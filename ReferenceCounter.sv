==> flow/design.v <==
module ReferenceCounter(clock,reset,PC,ActualBranch,PredictedBranch);
input logic clock,reset,ActualBranch;
input logic [9:0] PC;
output logic PredictedBranch;
logic count=0;
logic PR;
logic [9:0] PCprev;
 assign PredictedBranch = PR;
always_ff@(posedge clock, posedge reset) begin
if(reset) begin
PR<=0;
count<=0;
end 
else begin 
unique case(count)
0: begin
 if(PC<=PCprev) PR<=1;
else PR<=0;
  count<=1;
end
1: begin
count<=0;
PCprev<=PC;
end
endcase
end
end
endmodule
# Tool chain data of ReferenceCounter
# What the tools print for ReferenceCounter, step after step.
# Line numbers count from 1 in the design file above.
# Operators: Yosys type, input widths -> output width; for muxes data width and select width s.
# Cell names lack the library's common part.
# Not given: -
# inputs
top_module	ReferenceCounter
clock	clock
lib	sky130hd
lib_corner	tt_025C_1v80

# Elaborated design
# Source: Yosys, flattened and elaborated, memories not mapped. Widths are those after wreduce. Registers that Yosys merges into a memory's read port (data or address) are not register bits. Print and check cells do not count. Equal cells are merged and count once.
# bits
ff_bits	12
word_cells	9
# classes
reduce_logical	1
muxes	2
logic	2
compare	1
# ops
op	count
$le 10x10->1	1
$not 1->1	2
$reduce_and 2->1	1
$pmux 1 s2	1
$mux 1	1

# Logic depth
# Depth = most cells in a row (Yosys ltp): at word level without a register or memory, in the mapped netlist without a sequential cell, where the memories' decode and read muxes count.
# depth
depth_word	2
ABC_AREA	0
ltp_mapped	6

# After synthesis
# The flow's flattened synthesis, as Yosys stat reports it; memories are mapped. The netlist is that of the ABC_AREA named above (0 if unset); the other value can give another one.
# synth_totals
sequential_area_um2	350.3
buf_cells	0
mapped_area_um2	630.6
cell_count	52
flip_flops	12
# types
cell_type	count
edfxtp_1	10
ha_1	10
inv_1	14
dfrtp_1	2
a21oi_2	2
a211oi_1	2
nand4_1	2
a2111oi_1	1
o22a_1	1
nand2_1	2
nor2_1	2
o31ai_1	1
nand2b_1	1
o21ai_0	1
o21ai_1	1

# Path before layout
# Path of least setup slack by OpenSTA after synthesis, without wires, with an ideal clock, recovery checks aside; 20% of the period is set as input and as output delay. Where synthesis merged equal registers, the netlist keeps one of their names.
# synth_timing
kind	in2reg
from	input port PC[3]
to	register PR
launch_ps	330
tclk_ps	1650
arrival_ps	1360
in_delay_ps	330
path_delay_ps	1095
setup_slack_ps	225
path_stages	5
synth_period_reached_ps	1425
# "path_delay_ps" = arrival - input delay + setup time.
# "path_stages": output pins that drive a net of the path, with the launching flip-flop's if there is one; two outputs of one cell count as two.
# "synth_period_reached_ps" = period - worst setup slack (recovery checks aside). The figure is calculated, with input and output delays left at 20% of the set period.
# The rows between start and end are the longest chain of elaborated cells between them; the timing report does not say that the signal goes this way. Where chains are equally long, one stands for them.
# A line is the first line of the expression or statement that the cell stems from. Yosys adds cells for indexed reads and writes and turns some case tables into memories.
# At most two assigning lines are given for a register; there are more.
# synth_between
path_cell_list	ha_1 > a21oi_2 > o21ai_1 > a2111oi_1 > o22a_1
elab_chain_len	2
# synth_rtl
item	line_no	rtl
start, declared	3	input logic [9:0] PC;
$le 10x10->1	17	if(PC<=PCprev) PR<=1;
$mux 1	17
end, assigned	17
end, assigned	18	else PR<=0;
end, declared	6	logic PR;

# Worst path after layout
# From the final timing report of run 1: the path of least setup slack in the routed layout; clock arrival at registers is part of the times.
# The path's times are printed in steps of 10 ps; the period is the one set.
# layout_timing
kind	reg2reg
from	register PCprev[7]
to	register PR
path_stages	7
setup_slack_ps	-250
arrival_ps	1710
tclk_ps	1290
launch_ps	280
# The rows between start and end are the longest chain of elaborated cells between them; the timing report does not say that the signal goes this way. Where chains are equally long, one stands for them.
# At most two assigning lines are given for a register; there are more.
# layout_between
path_cell_list	edfxtp_1 > inv_2 > ha_4 > nand4_1 > a211oi_2 > a2111oi_4 > o22a_1
elab_chain_len	2
# layout_rtl
item	line_no	rtl
start, declared	7	logic [9:0] PCprev;
start, assigned	23	PCprev<=PC;
$le 10x10->1	17	if(PC<=PCprev) PR<=1;
$mux 1	17
end, assigned	17
end, assigned	18	else PR<=0;
end, declared	6	logic PR;

==> results <==
ReferenceCounter through Yosys and OpenROAD on sky130hd: 2 stored runs, unordered, with their settings and measured results. The constraints put input and output delay at 20% of the set period each and load the outputs with 0.01 pF.
"achieved_period_ps": clock period set for the run, less the worst setup slack. It is reckoned from that one timing run; input and output delays stay at 20% of the period that was set.
"worst_path_allowed_less_slack_ps" is the time allowed to the run's worst setup path (the clock period less input and output delay, where it has them) less its slack. Clock arrival times count: a late capture clock shortens it, a late launch clock lengthens it.
By "design_power_mw" is meant OpenSTA's value without simulated activity: inputs other than the clock are taken to toggle once in ten clock periods, and the tool carries that through the logic.
"worst_path_allowed_less_slack_ps" is known to 10 ps.

Run 1, flow files:
==> flow/run.sh <==
#!/bin/bash
# the make line also repeats the synthesis and layout settings of config.mk as NAME=value (left out here)
make -C /OpenROAD-flow-scripts/flow DESIGN_CONFIG=/design/flow/config.mk WORK_HOME=/design/flow/orfs CLKGATE_MAP_FILE= finish
==> flow/config.mk <==
export PLATFORM = sky130hd
export DESIGN_NAME = ReferenceCounter
export DESIGN_NICKNAME = ReferenceCounter
export VERILOG_FILES = /design/flow/design.v
export SDC_FILE = /design/flow/constraint.sdc
export NUM_CORES = 4
export LEC_CHECK = 0
export CAP_MARGIN = 40
export CELL_PAD_IN_SITES_GLOBAL_PLACEMENT = 1
export CORE_MARGIN = 9
export CORE_UTILIZATION = 51
export CTS_CLUSTER_SIZE = 68
export GPL_ROUTABILITY_DRIVEN = 0
export GPL_TIMING_DRIVEN = 1
export MAX_ROUTING_LAYER = met5
export PLACE_DENSITY_LB_ADDON = 0.23
export SETUP_SLACK_MARGIN = -0.06
export SLEW_MARGIN = 20
==> flow/constraint.sdc <==
create_clock -name core_clock -period 1.29 [get_ports {clock}]
set_input_delay 0.2580 -clock core_clock [delete_from_list [all_inputs] [get_ports {clock}]]
set_output_delay 0.2580 -clock core_clock [all_outputs]
set_load 0.01 [all_outputs]

==> results of run 1, as CSV <==
result,value
timing.setup.ws_ps,-247
finish.utilization_pct,82.2
dieArea_um2,2826.5
design_power_mw,0.8530
timing.setup.tns_ps,-247
worst_path_allowed_less_slack_ps,1540
worst_setup_path_type,"reg2reg"
post_synth_area_um2,630.6
achieved_period_ps,1537
finalCellArea_um2,938.4

Run 2, flow files:
==> flow/run.sh <==
#!/bin/bash
# the make line also repeats the synthesis and layout settings of config.mk as NAME=value (left out here)
make -C /OpenROAD-flow-scripts/flow DESIGN_CONFIG=/design/flow/config.mk WORK_HOME=/design/flow/orfs CLKGATE_MAP_FILE= finish
==> flow/config.mk <==
export PLATFORM = sky130hd
export DESIGN_NAME = ReferenceCounter
export DESIGN_NICKNAME = ReferenceCounter
export VERILOG_FILES = /design/flow/design.v
export SDC_FILE = /design/flow/constraint.sdc
export NUM_CORES = 4
export LEC_CHECK = 0
export CAP_MARGIN = 20
export CELL_PAD_IN_SITES_DETAIL_PLACEMENT = 2
export CELL_PAD_IN_SITES_GLOBAL_PLACEMENT = 0
export CORE_MARGIN = 10
export CORE_UTILIZATION = 72
export CTS_CLUSTER_SIZE = 75
export MIN_ROUTING_LAYER = met1
export PLACE_DENSITY_LB_ADDON = 0.04
export SETUP_SLACK_MARGIN = 0.09
export SLEW_MARGIN = 20
export TNS_END_PERCENT = 20
==> flow/constraint.sdc <==
create_clock -name core_clock -period 0.821 [get_ports {clock}]
set_input_delay 0.1642 -clock core_clock [delete_from_list [all_inputs] [get_ports {clock}]]
set_output_delay 0.1642 -clock core_clock [all_outputs]
set_load 0.01 [all_outputs]

Run 2: unfinished; error PDN-0185 in floorplanning
